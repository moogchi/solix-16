==> flow/design.v <==
module register_file_dff(
    input clk,
    input rst,
    input [3:0] rs_addr,
    input [3:0] rt_addr,
    output reg [15:0] rs_data,
    output reg [15:0] rt_data,
    input wr_en,
    input [3:0] rd_addr,
    input [15:0] rd_data,
    output [15:0] pc_out,
    output [15:0] sp_out,
    output [15:0] flags_out,
    input pc_wr,
    input sp_wr,
    input flags_wr,
    input [15:0] pc_in,
    input [15:0] sp_in,
    input [15:0] flags_in
);
wire [15:0] reg_out [0:10];
wire [10:0] reg_wr_en;
assign reg_wr_en[0] = wr_en && (rd_addr == 4'd0);
assign reg_wr_en[1] = wr_en && (rd_addr == 4'd1);
assign reg_wr_en[2] = wr_en && (rd_addr == 4'd2);
assign reg_wr_en[3] = wr_en && (rd_addr == 4'd3);
assign reg_wr_en[4] = wr_en && (rd_addr == 4'd4);
assign reg_wr_en[5] = wr_en && (rd_addr == 4'd5);
assign reg_wr_en[6] = wr_en && (rd_addr == 4'd6);
assign reg_wr_en[7] = wr_en && (rd_addr == 4'd7);
assign reg_wr_en[8] = sp_wr;      
assign reg_wr_en[9] = pc_wr;      
assign reg_wr_en[10] = flags_wr;  
wire [15:0] reg_in [0:10];
assign reg_in[0] = rd_data;
assign reg_in[1] = rd_data;
assign reg_in[2] = rd_data;
assign reg_in[3] = rd_data;
assign reg_in[4] = rd_data;
assign reg_in[5] = rd_data;
assign reg_in[6] = rd_data;
assign reg_in[7] = rd_data;
assign reg_in[8] = sp_in;
assign reg_in[9] = pc_in;
assign reg_in[10] = flags_in;
genvar i;
generate
    for (i = 0; i < 11; i = i + 1) begin : reg_array
        dff_16bit_en reg_dff (
            .clk(clk),
            .rst(rst),
            .en(reg_wr_en[i]),
            .d(reg_in[i]),
            .q(reg_out[i])
        );
    end
endgenerate
always @(*) begin
    case (rs_addr)
        4'd0:  rs_data = reg_out[0];
        4'd1:  rs_data = reg_out[1];
        4'd2:  rs_data = reg_out[2];
        4'd3:  rs_data = reg_out[3];
        4'd4:  rs_data = reg_out[4];
        4'd5:  rs_data = reg_out[5];
        4'd6:  rs_data = reg_out[6];
        4'd7:  rs_data = reg_out[7];
        4'd8:  rs_data = reg_out[8];   
        4'd9:  rs_data = reg_out[9];   
        4'd10: rs_data = reg_out[10];  
        default: rs_data = 16'h0000;
    endcase
end
always @(*) begin
    case (rt_addr)
        4'd0:  rt_data = reg_out[0];
        4'd1:  rt_data = reg_out[1];
        4'd2:  rt_data = reg_out[2];
        4'd3:  rt_data = reg_out[3];
        4'd4:  rt_data = reg_out[4];
        4'd5:  rt_data = reg_out[5];
        4'd6:  rt_data = reg_out[6];
        4'd7:  rt_data = reg_out[7];
        4'd8:  rt_data = reg_out[8];   
        4'd9:  rt_data = reg_out[9];   
        4'd10: rt_data = reg_out[10];  
        default: rt_data = 16'h0000;
    endcase
end
assign pc_out = reg_out[9];
assign sp_out = reg_out[8];
assign flags_out = reg_out[10];
endmodule
module dff_16bit_en(
    input clk,
    input rst,
    input en,            
    input [15:0] d,
    output reg [15:0] q
);
always @(posedge clk or posedge rst) begin
    if (rst)
        q <= 16'h0000;
    else if (en)
        q <= d;
end
endmodule
==> Tool chain data of register_file_dff <==
The steps from the RTL of register_file_dff to its reports follow in flow order.
Lines are those of the file above, counted from 1.
Operators: Yosys type, input widths -> output width; for muxes data width and select width s.
Library cell names are shortened.
{ "setup": {"top": "register_file_dff", "clock": "clk", "cell_library": "sky130hd", "lib_corner": "tt_025C_1v80"} }

==> Elaborated design <==
Yosys after proc, flatten, opt, wreduce and memory -nomap, before mapping. Enables and synchronous resets that opt folds into registers are not counted as muxes. Print and check cells are not counted. Equal cells are merged and count once.
{ "bits": {"regBits": 176, "out_inout_bits": 80, "elab_cells": 51} }
{ "classes": {"equal": 27, "mux": 2, "reduce_logical": 11} }
{ "ops": {"columns": ["operator", "count"], "rows": [
  ["$pmux 16 s11", 2],
  ["$eq 4x3->1 const B", 12],
  ["$eq 4x2->1 const B", 6],
  ["$eq 4x4->1 const B", 6],
  ["$eq 4x1->1 const B", 3],
  ["$logic_not 4->1", 3],
  ["$logic_and 1x1->1", 8]
]} }

==> Longest topological paths <==
Longest topological path by Yosys (ltp), each cell counted once; first at word level (registers and memories cut), then after technology mapping (sequential cells cut; the memories' decode and read muxes count).
{ "logic_depth": {"depth_word": 2, "abc_area": 0, "depth_mapped": 7, "mapped_depth_nobuf": 4} }

==> Netlist <==
Source: synth_stat.txt of the flow (Yosys; design flattened, memories mapped). It holds for the ABC_AREA given above (unset counts as 0); a run with the other value may have another netlist.
The area totals of this step are shown rounded.
{ "synth_totals": {"mapped_cells": 813, "mapped_area_um2": 10000, "flip_flops": 176, "buffers": 71} }
{ "by_type": {"columns": ["type", "count", "area_total_um2"], "rows": [
  ["dfrtp_1", 176, 4.4E+03],
  ["mux2_2", 187, 2105.77],
  ["mux2i_1", 44, 440.422],
  ["a22o_1", 27, 236.477],
  ["a22oi_1", 31, 232.723],
  ["buf_6", 14, 157.651],
  ["a32oi_1", 16, 140.134],
  ["buf_2", 22, 110.106],
  ["o21ai_0", 22, 110.106],
  ["nor2b_1", 17, 106.352],
  ["a221oi_1", 12, 105.101],
  ["nand3_1", 20, 100.096],
  ["buf_4", 13, 97.594],
  ["a221o_1", 9, 90.086],
  ["mux2_4", 5, 75.072],
  ["nor3b_4", 4, 75.072],
  ["o22ai_1", 12, 75.072],
  ["mux4_2", 3, 67.565]
]} }
Not listed: further types 51, cells in them 179.
The figures by module come from a second, unflattened synthesis with its own total; it is not the netlist above.
{ "hier_totals": {"cells_unflattened": 794, "hier_area_um2": 10000} }
Each row is one instance without its submodules.
{ "modules": {"columns": ["mod", "n_inst", "cells", "mod_area_um2", "mod_seq_area_um2"], "rows": [
  ["dff_16bit_en", 11, 35, 650, 400],
  ["register_file_dff", 1, 409, 3100, 0.0]
]} }

==> Path before layout <==
Source: OpenSTA report_checks on the synthesized netlist (no wires, ideal clock, input and output delay 20% of the period each), path of least setup slack; recovery checks are left aside. Register names are those of the netlist, which keeps one name where synthesis merged equal registers.
{ "synth_timing": {"kind": "input-to-output", "start": "input rs_addr[3]", "end": "output rs_data[15]", "tclk_ns": 2.04, "in_delay_ns": 0.408, "out_delay_ns": 0.408, "arrival_time_ns": 1.527, "setup_slack_ns": 0.105, "path_delay_ns": 1.119, "driving_pins": 6, "path_buffers": 3, "synth_period_reached_ns": 1.935} }
"path_delay_ns" is the arrival time less input delay plus setup time.
At an output port there is no setup time.
"driving_pins": output pins that drive a net of the path, with the launching flip-flop's if there is one; two outputs of one cell count as two.
"synth_period_reached_ns" = period - worst setup slack (recovery checks aside). The figure is calculated, with input and output delays left at 20% of the set period.
The rows between start and end are the longest chain of elaborated cells between them; the timing report does not say that the signal goes this way. Where chains are equally long, one stands for them.
A line is the first line of the expression or statement that the cell stems from. Yosys adds cells for indexed reads and writes and turns some case tables into memories.
{ "synth_between": {"path_cell_list": "buf_2 buf_4 buf_4 mux2i_1 o21ai_0 a221o_1", "elab_chain_len": 2} }
{ "synth_lines": {"columns": ["element", "line_no", "source"], "rows": [
  ["start, declared", 4, "input [3:0] rs_addr,"],
  ["$eq 4x4->1", 59, "case (rs_addr)"],
  ["$pmux 16 s11", 59, null],
  ["end, declared", 6, "output reg [15:0] rs_data,"]
]} }

==> Path in the finished layout <==
From the final timing report of run 1: the path of least setup slack in the routed layout; clock arrival at registers is part of the times.
{ "layout_timing": {"kind": "input-to-output", "start": "input rs_addr[2]", "end": "output rs_data[8]", "tclk_ns": 2.37, "in_delay_ns": 0.47, "out_delay_ns": 0.47, "arrival_time_ns": 1.99, "setup_slack_ns": -0.10, "driving_pins": 9, "path_buffers": 5} }
The rows between start and end are the longest chain of elaborated cells between them; the timing report does not say that the signal goes this way. Where chains are equally long, one stands for them.
{ "layout_between": {"path_cell_list": "buf_8 buf_12 buf_8 buf_4 mux2i_2 o2bb2ai_1 a222oi_1 o221ai_1 buf_2", "elab_chain_len": 2} }
{ "layout_lines": {"columns": ["element", "line_no", "source"], "rows": [
  ["start, declared", 4, "input [3:0] rs_addr,"],
  ["$eq 4x4->1", 59, "case (rs_addr)"],
  ["$pmux 16 s11", 59, null],
  ["end, declared", 6, "output reg [15:0] rs_data,"]
]} }

Hand-over note for register_file_dff

Measured data: module register_file_dff, platform sky130hd, 2 stored runs of the flow under differing settings, order arbitrary. Input and output delays are each 20% of the period that was set; the output load is 0.01 pF.
"clock_period_reached_ns" means the clock period less the worst setup slack. The figure is calculated, with input and output delays left at 20% of the set period.
"worst_path_time_ns" is the time allowed to the run's worst setup path (the clock period less input and output delay, where it has them) less its slack. Clock arrival times count: a late capture clock shortens it, a late launch clock lengthens it.
"final_power_w" is the tool's figure for a default switching activity; nothing was simulated.
The measured numbers are rounded.

Run 1
==> flow/run.sh <==
#!/bin/bash
# the make line also repeats the synthesis and layout settings of config.mk as NAME=value (left out here)
make -C /OpenROAD-flow-scripts/flow DESIGN_CONFIG=/design/flow/config.mk WORK_HOME=/design/flow/orfs CLKGATE_MAP_FILE= finish
==> flow/config.mk <==
export PLATFORM = sky130hd
export DESIGN_NAME = register_file_dff
export DESIGN_NICKNAME = register_file_dff
export VERILOG_FILES = /design/flow/design.v
export SDC_FILE = /design/flow/constraint.sdc
export NUM_CORES = 4
export LEC_CHECK = 0
export CAP_MARGIN = 20
export CORE_MARGIN = 2
export CORE_UTILIZATION = 40
export SLEW_MARGIN = 20
==> flow/constraint.sdc <==
create_clock -name core_clock -period 2.37 [get_ports {clk}]
set_input_delay 0.4740 -clock core_clock [delete_from_list [all_inputs] [get_ports {clk}]]
set_output_delay 0.4740 -clock core_clock [all_outputs]
set_load 0.01 [all_outputs]

==> results of run 1, as JSON <==
{
  "setup_tns_ns": -0.30,
  "clock_period_reached_ns": 2.466,
  "setup_ws_ns": -0.096,
  "final_stdcell_area_um2": 14000,
  "yosys.chip_area_um2": 10000,
  "worst_path_time_ns": 1.52,
  "path_kind": "input-to-output",
  "fin_util_pct": 58,
  "die_um2": 26000,
  "final_power_w": 0.0097
}

Run 2
==> flow/run.sh <==
#!/bin/bash
# the make line also repeats the synthesis and layout settings of config.mk as NAME=value (left out here)
make -C /OpenROAD-flow-scripts/flow DESIGN_CONFIG=/design/flow/config.mk WORK_HOME=/design/flow/orfs CLKGATE_MAP_FILE= finish
==> flow/config.mk <==
export PLATFORM = sky130hd
export DESIGN_NAME = register_file_dff
export DESIGN_NICKNAME = register_file_dff
export VERILOG_FILES = /design/flow/design.v
export SDC_FILE = /design/flow/constraint.sdc
export NUM_CORES = 4
export LEC_CHECK = 0
export CAP_MARGIN = 20
export CELL_PAD_IN_SITES_DETAIL_PLACEMENT = 0
export CORE_ASPECT_RATIO = 1.63
export CORE_MARGIN = 2
export CORE_UTILIZATION = 40
export CTS_CLUSTER_SIZE = 20
export HOLD_SLACK_MARGIN = 0.03
export MAX_ROUTING_LAYER = met5
export PLACE_DENSITY_LB_ADDON = 0.16
export SLEW_MARGIN = 20
export TNS_END_PERCENT = 80
==> flow/constraint.sdc <==
create_clock -name core_clock -period 1.73 [get_ports {clk}]
set_input_delay 0.3460 -clock core_clock [delete_from_list [all_inputs] [get_ports {clk}]]
set_output_delay 0.3460 -clock core_clock [all_outputs]
set_load 0.01 [all_outputs]

==> results of run 2, as JSON <==
{
  "die_um2": 26000,
  "clock_period_reached_ns": 2.237,
  "setup_ws_ns": -0.51,
  "final_power_w": 0.014,
  "final_stdcell_area_um2": 15000,
  "setup_tns_ns": -11,
  "fin_util_pct": 62,
  "yosys.chip_area_um2": 10000,
  "worst_path_time_ns": 1.89,
  "path_kind": "reg-to-output"
}

End of note.
