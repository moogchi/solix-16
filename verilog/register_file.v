==> flow/design.v <==
module register_file(
    input clk,                   
    input rst,                   
    input [3:0] rs_addr,         
    input [3:0] rt_addr,         
    output [15:0] rs_data,       
    output [15:0] rt_data,       
    input wr_en,                 
    input [3:0] rd_addr,         
    input [15:0] rd_data,        
    output [15:0] pc_out,        
    output [15:0] sp_out,        
    output [15:0] flags_out,     
    input pc_wr,                 
    input sp_wr,                 
    input flags_wr,              
    input [15:0] pc_in,          
    input [15:0] sp_in,          
    input [15:0] flags_in        
);
reg [15:0] registers [0:10];
parameter R0 = 4'd0;
parameter R1 = 4'd1;
parameter R2 = 4'd2;
parameter R3 = 4'd3;
parameter R4 = 4'd4;
parameter R5 = 4'd5;
parameter R6 = 4'd6;
parameter R7 = 4'd7;
parameter SP = 4'd8;
parameter PC = 4'd9;
parameter FLAGS = 4'd10;
assign rs_data = registers[rs_addr];
assign rt_data = registers[rt_addr];
assign pc_out = registers[PC];
assign sp_out = registers[SP];
assign flags_out = registers[FLAGS];
always @(posedge clk or posedge rst) begin
    if (rst) begin
        registers[0] <= 16'h0000;
        registers[1] <= 16'h0000;
        registers[2] <= 16'h0000;
        registers[3] <= 16'h0000;
        registers[4] <= 16'h0000;
        registers[5] <= 16'h0000;
        registers[6] <= 16'h0000;
        registers[7] <= 16'h0000;
        registers[8] <= 16'h0000;   
        registers[9] <= 16'h0000;   
        registers[10] <= 16'h0000;  
    end
    else begin
        if (wr_en && rd_addr <= 4'd7) begin
            registers[rd_addr] <= rd_data;
        end
        if (pc_wr) begin
            registers[PC] <= pc_in;
        end
        if (sp_wr) begin
            registers[SP] <= sp_in;
        end
        if (flags_wr) begin
            registers[FLAGS] <= flags_in;
        end
    end
end
endmodule
# [From RTL to reports: register_file]
# The steps from the RTL of register_file to its reports follow in flow order.
# Lines are those of the file above, counted from 1.
# Library cell names are shortened.
# The mark n/a stands for no value.
[setup] top_module="register_file" clock_port="clk" library="sky130hd" lib_corner="tt_025C_1v80"

# [Word level]
# Yosys after proc, flatten, opt, wreduce and memory -nomap, before mapping. Print and check cells are not counted. Equal cells are merged and count once.
[bits] word_cells=74 latchBits=0 clocked_rd_ports_x_width=0 in_bits=82 mem_bits_ro=0 ramBits=0 memories=0 out_inout_bits=80 regBits=176
[classes] n_logic=0 multipliers=0 reduce_logical=21 n_addsub=0 cmp=1 shifts=0 mux=11 div_mod_pow=0 equal=30
[ops] operator="16-bit parallel mux with 11-bit select" n=2
[ops] operator="16-bit two-way mux" n=9
[ops] operator="4-bit by 3-bit equality test with 1-bit output with constant B" n=12
[ops] operator="4-bit equality test with constant B" n=9
[ops] operator="4-bit by 2-bit equality test with 1-bit output with constant B" n=6
[ops] operator="2-bit AND reduction" n=11
[ops] operator="2-bit nonzero test" n=6
[ops] operator="4-bit by 1-bit equality test with 1-bit output with constant B" n=3
[ops] operator="4-bit zero test" n=3
[ops] operator="4-bit by 3-bit less-or-equal comparator with 1-bit output with constant B" n=1
[ops] operator="1-bit logical AND" n=1

# [Longest topological paths]
# Longest topological path by Yosys (ltp), each cell counted once; first at word level (registers and memories cut), then after technology mapping (sequential cells cut; the memories' decode and read muxes count).
[depth] ltp_word=4 ABC_AREA=1 mapped_depth=8 mapped_depth_nobuf=7

# [Netlist]
# Yosys stat after the flow's synthesis: flattened, memories mapped to cells. It holds for the ABC_AREA given above (unset counts as 0); a run with the other value may have another netlist.
# Totals and module areas in this step are rounded.
[synth_totals] yosys_area_um2=9430 flip_flops=176 sequential_area_um2=4400 cell_count=1271 buffers=67
[by_type] type="dfrtp_1" n=176 area_total_um2=4.4E+03
[by_type] type="nand2_1" n=451 area_total_um2=1.69E+03
[by_type] type="nand3_1" n=163 area_total_um2=815.782
[by_type] type="mux2_2" n=48 area_total_um2=540.518
[by_type] type="nor2_1" n=133 area_total_um2=499.229
[by_type] type="o21ai_0" n=80 area_total_um2=400.384
[by_type] type="a21oi_1" n=48 area_total_um2=240.23
[by_type] type="inv_1" n=59 area_total_um2=221.462
[by_type] type="nand4_1" n=33 area_total_um2=206.448
[by_type] type="buf_2" n=33 area_total_um2=165.158
[by_type] type="clkbuf_1" n=25 area_total_um2=93.84
[by_type] type="buf_4" n=8 area_total_um2=60.058
[by_type] type="nor2_4" n=3 area_total_um2=33.782
[by_type] type="nor2_2" n=4 area_total_um2=25.024
[by_type] type="inv_2" n=3 area_total_um2=11.261
[by_type] type="o21ai_2" n=1 area_total_um2=8.758
[by_type] type="nand2_2" n=1 area_total_um2=6.256
[by_type] type="o21ai_1" n=1 area_total_um2=5.005
[by_type] type="buf_1" n=1 area_total_um2=3.754

# [Timing after synthesis]
# Path of least setup slack by OpenSTA after synthesis, without wires, with an ideal clock, recovery checks aside; 20% of the period is set as input and as output delay. Where synthesis merged equal registers, the netlist keeps one of their names.
[synth_timing] kind="input-to-output" startpoint="input port rt_addr[3]" endpoint="output port rt_data[10]" launch_ps=796 path_delay_ps=888 n_path_buf=1 required_ps=3184 arrival_ps=1684 path_stages=8 tclk_ps=3980 path_slack_ps=1500 synth_period_reached_ps=2480
# "path_delay_ps" = arrival - input delay + setup time.
# At an output port there is no setup time.
# "path_stages" counts driving pins, that of a launching flip-flop among them; a cell with two outputs on the path counts twice.
# "synth_period_reached_ps" is the clock period less the worst setup slack; recovery checks do not enter. This is arithmetic on one report: input and output delays are still those of the set period (20% each).
# The rows between start and end are the longest chain of elaborated cells between them; the timing report does not say that the signal goes this way. Where chains are equally long, one stands for them.
# Each line given opens the expression or statement behind the cell; cells for indexed reads and writes are added by Yosys, which also makes memories of some case tables.
[synth_via] path_cell_list="inv_1 > nand2_1 > nor2_1 > buf_2 > nand2_1 > nand2_1 > nor2_1 > nand4_1" elab_chain_len=2
[synth_lines] element="start: declaration" line=5 source="input [3:0] rt_addr,"
[synth_lines] element="4-bit equality test" line=34 source="assign rt_data = registers[rt_addr];"
[synth_lines] element="16-bit parallel mux with 11-bit select" line=34
[synth_lines] element="end: declaration" line=7 source="output [15:0] rt_data,"

# [Worst path after layout]
# From the final timing report of job 1: the path of least setup slack in the routed layout; clock arrival at registers is part of the times.
# The path's times are printed in steps of 10 ps; the period is the one set.
[layout_timing] kind="reg-to-output" startpoint="register registers[8][3]" endpoint="output port rs_data[3]" n_path_buf=1 arrival_ps=1670 tclk_ps=1850 path_slack_ps=-190 required_ps=1480 launch_ps=450 path_stages=6
# The rows between start and end are the longest chain of elaborated cells between them; the timing report does not say that the signal goes this way. Where chains are equally long, one stands for them.
# At most two assigning lines are given for a register; there are more.
[layout_via] path_cell_list="dfrtp_2 > nand3_2 > nand2_1 > nor2_1 > nand4_1 > buf_2" elab_chain_len=1
[layout_lines] element="start: declaration" line=21 source="reg [15:0] registers [0:10];"
[layout_lines] element="start: assignment" line=54 source="registers[rd_addr] <= rd_data;"
[layout_lines] element="start: assignment" line=60 source="registers[SP] <= sp_in;"
[layout_lines] element="16-bit parallel mux with 11-bit select" line=33 source="assign rs_data = registers[rs_addr];"
[layout_lines] element="end: declaration" line=6 source="output [15:0] rs_data,"

# 2 stored runs of register_file in the flow (synthesis by Yosys, layout by OpenROAD, sky130hd cells), in arbitrary order. Constraints: input delay and output delay 20% of the set period each, output load 0.01 pF.
# "timing.achieved_period_ps" = clock period - worst setup slack. The figure is calculated, with input and output delays left at 20% of the set period.
# "worst_path_time_ps" is the time allowed to the run's worst setup path (the clock period less input and output delay, where it has them) less its slack. Clock arrival times count: a late capture clock shortens it, a late launch clock lengthens it.
# By "fin_power_mw" is meant OpenSTA's value without simulated activity: inputs other than the clock are taken to toggle once in ten clock periods, and the tool carries that through the logic.
# "worst_path_time_ps" is known to 10 ps.
# The results are shown rounded.
run="job 1" settings period_ns=1.85 CORE_UTILIZATION=46 SETUP_SLACK_MARGIN=0.52 PLACE_DENSITY=0.55 HOLD_SLACK_MARGIN=0.17 CELL_PAD_IN_SITES_GLOBAL_PLACEMENT=1 TNS_END_PERCENT=80 ABC_AREA=1 CTS_CLUSTER_SIZE=10 CTS_CLUSTER_DIAMETER=138 SLEW_MARGIN=40 CAP_MARGIN=20 CORE_MARGIN=2
run="job 1" results ys_area_um2=9430 timing.achieved_period_ps=2041 timing.setup.tns_ps=-2470 fin_power_mw=12.4 worst_path_time_ps=1670 path_kind="reg-to-output" setup_worst_slack_ps=-191 cell_area_final_um2=15700 layout_utilization_pct=77.6 die_footprint_um2=21700
run="job 2" settings period_ns=1.17 CORE_UTILIZATION=66 SETUP_SLACK_MARGIN=0.3 CORE_MARGIN=9 CELL_PAD_IN_SITES_GLOBAL_PLACEMENT=3 CELL_PAD_IN_SITES_DETAIL_PLACEMENT=2 TNS_END_PERCENT=10 CTS_CLUSTER_SIZE=81 CAP_MARGIN=10 MAX_ROUTING_LAYER="met5" SLEW_MARGIN=20
run="job 2" outcome="stopped before the end: placement reported GPL-0301"
